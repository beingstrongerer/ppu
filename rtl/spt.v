==> flow/design.v <==
module spt(
input clk_100m,
input rst_spt_n,
input cpuif_mode,
input cpuif_port_sel,
output reg spt_cpuif_head_err,
output reg spt_cpuif_tail_err,
output reg spt_cpuif_short_pkt,
output reg spt_cpuif_long_pkt,
output reg spt_cpuif_ok_pkt,
input [31:0]ok_pkt_cnt,
input core_spt_cs_n,
input core_spt_we_n,
input [9:0]core_spt_addr,
output [23:0]spt_core_rdata,
input [23:0]core_spt_wdata,
input core_spt_wdata_oe_n,
input vid_in,
input [15:0]data_in,
output reg vid_out,
output [15:0]data_out,
output  SRAM_CS_A_N,
output SRAM_WE_A_N,
output  [9:0]SRAM_ADDR_A,
input [23:0]SRAM_RDATA_A,
output [23:0]SRAM_WDATA_A,
output SRAM_WDATA_OEA_N,
output  SRAM_CS_B_N,
output SRAM_WE_B_N,
output  [9:0]SRAM_ADDR_B,
input [23:0]SRAM_RDATA_B,
output [23:0]SRAM_WDATA_B,
output SRAM_WDATA_OEB_N);
wire [15:0]payload_data_sum1;
reg vid_in_d0,vid_in_d1,vid_in_d2,vid_in_d3,vid_in_d4;
reg [9:0]data_cnt;
reg [16:0]payload_data_sum;
always@(posedge clk_100m)
if (!rst_spt_n)begin
vid_in_d0<=1'b0;
vid_in_d1<=1'b0;
vid_in_d2<=1'b0;
vid_in_d3<=1'b0;
vid_in_d4<=1'b0;
end
else begin
vid_in_d0<=vid_in&~cpuif_mode;
vid_in_d1<=vid_in_d0;
vid_in_d2<=vid_in_d1;
vid_in_d3<=vid_in_d2;
vid_in_d4<=vid_in_d3;
end
assign vid_in_posedge=vid_in_d2&~vid_in_d3;
assign vid_in_negedge=~vid_in_d0&vid_in_d1;
assign payload_flag=vid_in_d2&vid_in_d3;
reg [15:0]data_1,data_2,data_3,data_reg;
always@(posedge clk_100m)
if(!rst_spt_n)begin
data_1<=16'h0000;
data_2<=16'h0000;
data_3<=16'h0000;
data_reg<=16'h0000;
end
else if(vid_in&~cpuif_mode|vid_in_d0|vid_in_d1|vid_in_d2)begin
data_1<=data_in;
data_2<=data_1;
data_3<=data_2;
data_reg<=data_3;
end
reg[1:0]cs,nxst;
parameter [1:0]
INIT=2'b00,
HEAD=2'b01,
LOAD=2'b11,
TAIL=2'b10;
wire init_st=cs==INIT;
wire head_st=cs==HEAD;
wire load_st=cs==LOAD;
wire tail_st=cs==TAIL;
always @(posedge clk_100m)
if(!rst_spt_n)
cs<=INIT;
else
cs<=nxst;
always @(*)
case(cs)
INIT:
if(vid_in_posedge)
nxst=HEAD;
else 
nxst=cs;
HEAD:
if(vid_in_d1)
nxst=LOAD;
else
nxst=INIT;
LOAD:
if(vid_in_d1)
nxst=LOAD;
else
nxst=TAIL;
TAIL:
nxst=INIT;
endcase
always@(posedge clk_100m)
if(!rst_spt_n)
data_cnt<=10'h000;
else if(head_st)
data_cnt<=10'h000;
else if(load_st)
data_cnt<=data_cnt+1;
always @(posedge clk_100m)
if(!rst_spt_n)
payload_data_sum<=17'h0_0000;
else if(head_st)
payload_data_sum<=17'h0_0000;
else if(payload_flag)
payload_data_sum<=data_reg+payload_data_sum1;
wire[15:0]tail_expect=(payload_data_sum1==16'hffff) ? payload_data_sum1:~payload_data_sum1;
assign payload_data_sum1=payload_data_sum[16]+payload_data_sum[15:0];
always@(posedge clk_100m)
if(!rst_spt_n)
spt_cpuif_head_err<=1'b0;
else if(tail_st)
spt_cpuif_head_err<=1'b0;
else if(head_st)
spt_cpuif_head_err<=data_reg!=16'h55d5;
always@(posedge clk_100m)
if(!rst_spt_n)
spt_cpuif_tail_err<=1'b0;
else if(head_st)
spt_cpuif_tail_err<=1'b0;
else if(tail_st)
spt_cpuif_tail_err<=data_reg!=tail_expect & data_cnt>=20 & data_cnt<=600;
always@(posedge clk_100m)
if(!rst_spt_n)
spt_cpuif_short_pkt<=1'b0;
else if(head_st)
spt_cpuif_short_pkt<=1'b0;
else if (tail_st)
spt_cpuif_short_pkt<=data_cnt<=20&data_cnt>3;
always@(posedge clk_100m)
if(!rst_spt_n)
spt_cpuif_long_pkt<=1'b0;
else if(head_st)
spt_cpuif_long_pkt<=1'b0;
else if(tail_st)
spt_cpuif_long_pkt<=data_cnt>601;
always@(posedge clk_100m)
if(!rst_spt_n)
spt_cpuif_ok_pkt<=1'b0;
else if(head_st)
spt_cpuif_ok_pkt<=1'b0;
else if(tail_st)
spt_cpuif_ok_pkt<=data_cnt>20 & data_cnt<=601 & data_reg==tail_expect &~spt_cpuif_head_err;
reg [9:0]last_addr;
reg [9:0]last_addr_1;
reg back_flag;
reg confirm_flag;
reg spt_cs_a_n;
always@(posedge clk_100m)
if(!rst_spt_n)
spt_cs_a_n<=1'b1;
else if(!vid_in_d3&vid_in_d4)
spt_cs_a_n<=1'b1;
else if(vid_in_d3&!vid_in_d4)
spt_cs_a_n<=data_reg!=16'h55d5;
reg [9:0]spt_addr_a;
reg wrap_flag;
always @(posedge clk_100m)
if(!rst_spt_n)
wrap_flag<=1'b0;
else if((spt_addr_a==0)&ok_pkt_cnt!=0)
wrap_flag<=1'b1;
else if(spt_addr_a==1023&wrap_flag)
wrap_flag<=1'b0;
reg [9:0]spt_addr_b;
reg spt_cs_b_n;
always @(posedge clk_100m)
if(!rst_spt_n)
spt_cs_b_n<=1'b1;
else if((spt_addr_b+1==last_addr)| SRAM_RDATA_B[16])
spt_cs_b_n<=1'b1;
else if(spt_addr_b<last_addr|wrap_flag&last_addr<spt_addr_b)
spt_cs_b_n<=1'b0;
assign SRAM_CS_A_N=cpuif_mode ? ~cpuif_port_sel ? core_spt_cs_n : 1'b1 :spt_cs_a_n;
assign SRAM_CS_B_N=cpuif_mode ? cpuif_port_sel ? core_spt_cs_n : 1'b1 :spt_cs_b_n;
assign SRAM_WE_B_N=~cpuif_mode ? ~spt_cs_b_n: cpuif_port_sel ?(core_spt_we_n|core_spt_wdata_oe_n):1'b1;
assign SRAM_WE_A_N=~cpuif_mode ? spt_cs_a_n: cpuif_port_sel  ? 1'b1:( core_spt_we_n|core_spt_wdata_oe_n);
always@(posedge clk_100m)
if(!rst_spt_n)
spt_addr_b<=10'h000;
else if(SRAM_RDATA_B[16]|ok_pkt_cnt==0&spt_cs_b_n|spt_addr_b+1==last_addr)
spt_addr_b<= spt_addr_b;
else if(spt_addr_b<last_addr|wrap_flag&last_addr<spt_addr_b)
spt_addr_b<=spt_addr_b+1;
assign SRAM_ADDR_B=cpuif_mode ? cpuif_port_sel ? core_spt_addr : 10'hz : spt_addr_b;
always@(posedge clk_100m)
if(!rst_spt_n)begin
vid_out<=1'b0;
end
else if(~cpuif_mode)begin
vid_out<=~spt_cs_b_n;
end
assign data_out=cpuif_mode? 16'hz:SRAM_RDATA_B;
assign spt_core_rdata=~cpuif_mode ? SRAM_RDATA_B:16'hz;
assign SRAM_WDATA_A=cpuif_mode ? (cpuif_port_sel ? 24'hz : core_spt_wdata):{vid_in_negedge,data_reg[7:0],data_reg[15:8]};
assign SRAM_WDATA_B=cpuif_mode ? (cpuif_port_sel ? core_spt_wdata:24'h00_0000 ):24'h00_0000;
assign SRAM_WDATA_OEA_N=cpuif_mode ? (~cpuif_port_sel ? core_spt_wdata_oe_n : 1'bz) : 1'bz;
assign SRAM_WDATA_OEB_N=cpuif_mode ? (~cpuif_port_sel ? 1'bz : core_spt_wdata_oe_n) : spt_cs_a_n;
always@(posedge clk_100m)
if(!rst_spt_n)
spt_addr_a<=10'h000;
else if (head_st)
spt_addr_a<=spt_cpuif_ok_pkt? spt_addr_a : last_addr;
else if(vid_in_d2&vid_in_d3)
spt_addr_a<=spt_addr_a+1;
assign SRAM_ADDR_A=cpuif_mode ? ~cpuif_port_sel ? core_spt_addr :10'hz : spt_addr_a;
always@(posedge clk_100m)
if(!rst_spt_n)
last_addr<=10'h000;
else if(spt_cpuif_ok_pkt)
last_addr<=spt_addr_a;
endmodule
Reports on spt
The steps from the RTL of spt to its reports follow in flow order.
Line numbers count from 1 in the design file above.
Library cell names are shortened.
{ "inputs": {"top_module": "spt", "clock": "clk_100m", "cell_library": "sky130hd", "corner": "tt_025C_1v80"} }

Word level
Source: Yosys, flattened and elaborated, memories not mapped. Widths are those after wreduce. Registers that Yosys merges into a memory's read port (data or address) are not register bits. Print and check cells do not count. Equal cells are merged and count once.
{ "op_classes": {"n_addsub": 5, "mul": 0, "n_div": 0, "n_cmp": 9, "equal": 10, "n_shift": 0, "muxes": 31, "logic": 32, "reduce_and_logical": 13} }
{ "ops": {"columns": ["operator", "n"], "rows": [
  ["2-to-1 mux 24 bit", 5],
  ["2-to-1 mux 10 bit", 7],
  ["equality test 32 x 10 -> 1 bit", 1],
  ["zero test 32 bit", 1],
  ["nonzero test 32 bit", 1],
  ["adder 10 x 1 -> 10 bit (second input constant)", 2],
  ["< comparator 10 bit", 2],
  ["<= comparator 10 bit (second input constant)", 2],
  ["adder 16 x 16 -> 17 bit", 1],
  ["bitwise AND 1 bit", 16],
  ["adder 1 x 16 -> 16 bit", 1],
  ["!= test 16 x 15 -> 1 bit (second input constant)", 1],
  ["equality test 16 bit", 1],
  ["!= test 16 bit", 1],
  ["equality test 16 bit (second input constant)", 1],
  ["NOT 16 bit", 1],
  ["2-to-1 mux 16 bit", 1],
  ["2-to-1 mux 1 bit", 15],
  ["adder 10 x 1 -> 11 bit (second input constant)", 1],
  ["> comparator 10 bit (second input constant)", 1],
  ["equality test 10 bit (second input constant)", 1],
  ["> comparator 10 x 2 -> 1 bit (second input constant)", 1],
  [">= comparator 10 x 5 -> 1 bit (second input constant)", 1],
  ["> comparator 10 x 5 -> 1 bit (second input constant)", 1],
  ["<= comparator 10 x 5 -> 1 bit (second input constant)", 1],
  ["zero test 10 bit", 1],
  ["bitwise OR 1 bit", 8],
  ["OR reduction 2 bit", 4]
]} }
Not listed: further kinds 10, cells in them 20.
{ "bits": {"register_bits": 137, "latchBits": 0, "ram_bits": 0, "romBits": 0, "clocked_rd_ports_x_width": 0, "n_memories": 0, "input_bits": 138, "output_inout_bits": 120, "elab_cells": 124} }

Depth
Depth = most cells in a row (Yosys ltp): at word level without a register or memory, in the mapped netlist without a sequential cell, where the memories' decode and read muxes count.
{ "depth": {"word_depth": 6, "ABC_AREA": 1, "ltp_mapped": 21, "ltp_nobuf": 21} }

Synthesis result
Source: synth_stat.txt of the flow (Yosys; design flattened, memories mapped). It holds for the ABC_AREA given above (unset counts as 0); a run with the other value may have another netlist.
{ "mapped": {"mapped_cells": 1335, "synth_area_um2": 8677.1, "seq_area_um2": 2782.7, "flip_flops": 139, "n_buf": 65} }
{ "by_type": {"columns": ["cell_type", "n", "type_area_um2"], "rows": [
  ["dfxtp_1", 139, 2.78E+03],
  ["inv_1", 253, 949.661],
  ["o21ai_0", 166, 830.797],
  ["nand2_1", 198, 743.213],
  ["a21oi_1", 120, 600.576],
  ["nor2_1", 142, 533.011],
  ["ha_1", 36, 450.432],
  ["nand3_1", 39, 195.187],
  ["nand4_1", 27, 168.912],
  ["xor2_1", 19, 166.41],
  ["clkbuf_1", 43, 161.405],
  ["buf_4", 17, 127.622],
  ["nor3_1", 20, 100.096],
  ["xnor2_1", 10, 87.584],
  ["nor4_1", 12, 75.072],
  ["nand2_2", 11, 68.816],
  ["nor2_2", 10, 62.56],
  ["nand3_2", 6, 60.058]
]} }
Not listed: further types 27, cells in them 67.

Path before layout
Path of least setup slack by OpenSTA after synthesis, without wires, with an ideal clock, recovery checks aside; 20% of the period is set as input and as output delay. Where synthesis merged equal registers, the netlist keeps one of their names.
{ "synth_timing": {"kind": "register to register", "startpoint": "register payload_data_sum[0]", "endpoint": "register payload_data_sum[13]", "tclk_ns": 4.12, "setup_time_ns": 0.116, "launch_ns": 0.000, "t_arrival_ns": 2.786, "required_time_ns": 4.004, "slack_ns": 1.217, "path_delay_ns": 2.902, "driving_pins": 20, "n_path_buf": 0, "period_less_setup_slack_ns": 2.903} }
"path_delay_ns" is the arrival time less input delay plus setup time.
"driving_pins": output pins that drive a net of the path, with the launching flip-flop's if there is one; two outputs of one cell count as two.
"period_less_setup_slack_ns" is the clock period less the worst setup slack; recovery checks do not enter. This is arithmetic on one report: input and output delays are still those of the set period (20% each).
The rows between start and end are the longest chain of elaborated cells between them; the timing report does not say that the signal goes this way. Where chains are equally long, one stands for them.
A line is the first line of the expression or statement that the cell stems from. Yosys adds cells for indexed reads and writes and turns some case tables into memories.
A register here has more assigning lines than the two given.
{ "synth_between": {"cell_sequence": "dfxtp_1 ha_1 ha_1 nand2_2 nor2_4 nand2_1 nand2_2 inv_1 ha_1 nand2_1 inv_1 nand3_1 o21ai_0 a21boi_0 o21ai_0 nand3_1 nand3_1 nand3_1 o211ai_1 inv_1", "elab_chain_cells": 2, "cone_cells": 2, "lines_between": 2, "classes_between": "2 x add/sub"} }
{ "synth_lines": {"columns": ["element", "line_no", "text"], "rows": [
  ["from (decl)", 37, "reg [16:0]payload_data_sum;"],
  ["from (assign)", 114, "payload_data_sum<=17'h0_0000;"],
  ["from (assign)", 118, "payload_data_sum<=data_reg+payload_data_sum1;"],
  ["adder 1 x 16 -> 16 bit", 120, "assign payload_data_sum1=payload_data_sum[16]+payload_data_sum[15:0];"],
  ["adder 16 x 16 -> 17 bit", 118, null],
  ["to (assign)", 116, "payload_data_sum<=17'h0_0000;"],
  ["to (assign)", 118, null],
  ["to (decl)", 37, null]
]} }

Worst path after layout
Path of least setup slack in the final report of entry A (OpenROAD, finished layout, wires in). Where an end is a register, its clock arrival counts in the times.
{ "layout_timing": {"kind": "input to output", "startpoint": "input cpuif_mode", "endpoint": "output SRAM_WDATA_A[3]", "tclk_ns": 5.69, "input_delay_ns": 1.14, "output_delay_ns": 1.14, "launch_ns": 1.14, "t_arrival_ns": 2.91, "required_time_ns": 4.55, "slack_ns": 1.64, "driving_pins": 4, "n_path_buf": 3} }
The rows between start and end are the longest chain of elaborated cells between them; the timing report does not say that the signal goes this way. Where chains are equally long, one stands for them.
{ "layout_between": {"cell_sequence": "clkbuf_2 clkbuf_2 o21ai_1 clkdlybuf4s50_1", "elab_chain_cells": 1, "cone_cells": 1, "lines_between": 1, "classes_between": "1 x mux"} }
{ "layout_lines": {"columns": ["element", "line_no", "text"], "rows": [
  ["from (decl)", 4, "input cpuif_mode,"],
  ["2-to-1 mux 24 bit", 207, "assign SRAM_WDATA_A=cpuif_mode ? (cpuif_port_sel ? 24'hz : core_spt_wdata):{vid_in_negedge,data_reg[7:0],data_ ..."],
  ["to (decl)", 26, "output [23:0]SRAM_WDATA_A,"]
]} }

Wiki page: spt / flow data

Design spt on sky130hd. What follows are 2 stored runs of the flow, each under its own settings; their order means nothing. The constraints put input and output delay at 20% of the set period each and load the outputs with 0.01 pF.
"achieved_period_ns": clock period set for the run, less the worst setup slack. It is reckoned from that one timing run; input and output delays stay at 20% of the period that was set.
"worstPathTime_ns": the worst setup path's part of the clock period (all of it between registers, 20% less for each end at a port) less its slack. A launch clock that arrives late makes it longer, a capture clock that arrives late makes it shorter.
"total_power_w" rests on the timing tool's default activity at the inputs, not on a simulated workload.
[
  {
    "run": "entry A",
    "settings": { "period_ns": 5.69, "CORE_UTILIZATION": 24, "SETUP_SLACK_MARGIN": 1.53, "PLACE_DENSITY_LB_ADDON": 0.22, "CORE_ASPECT_RATIO": 1.13, "CELL_PAD_IN_SITES_GLOBAL_PLACEMENT": 1, "ABC_AREA": 1, "GPL_TIMING_DRIVEN": 0, "CTS_CLUSTER_DIAMETER": 95, "CAP_MARGIN": 30, "MIN_ROUTING_LAYER": "met2", "MAX_ROUTING_LAYER": "met4", "CORE_MARGIN": 2, "SLEW_MARGIN": 20 },
    "results": { "setup_tns_ns": 0.000, "worstPathTime_ns": 1.77, "worst_path_kind": "input to output", "cell_area_final_um2": 12184.2, "total_power_w": 0.002876, "yosys_chip_area_um2": 8677.1, "achieved_period_ns": 4.047, "setup_worst_slack_ns": 1.643, "final_hold_ws_ns": 0.428, "dieArea_um2": 37694.1, "finish.utilization_pct": 33.9 }
  },
  {
    "run": "entry B",
    "settings": { "period_ns": 2.1, "CORE_UTILIZATION": 41, "SETUP_SLACK_MARGIN": 0.63, "PLACE_DENSITY": 0.91, "CELL_PAD_IN_SITES_GLOBAL_PLACEMENT": 2, "ABC_AREA": 1, "GPL_TIMING_DRIVEN": 0, "GPL_ROUTABILITY_DRIVEN": 0, "CTS_CLUSTER_SIZE": 36, "CTS_CLUSTER_DIAMETER": 270, "CAP_MARGIN": 35, "MIN_ROUTING_LAYER": "met1", "CORE_MARGIN": 2, "SLEW_MARGIN": 20 },
    "outcome": "no results, placement failed with GPL-0301"
  }
]
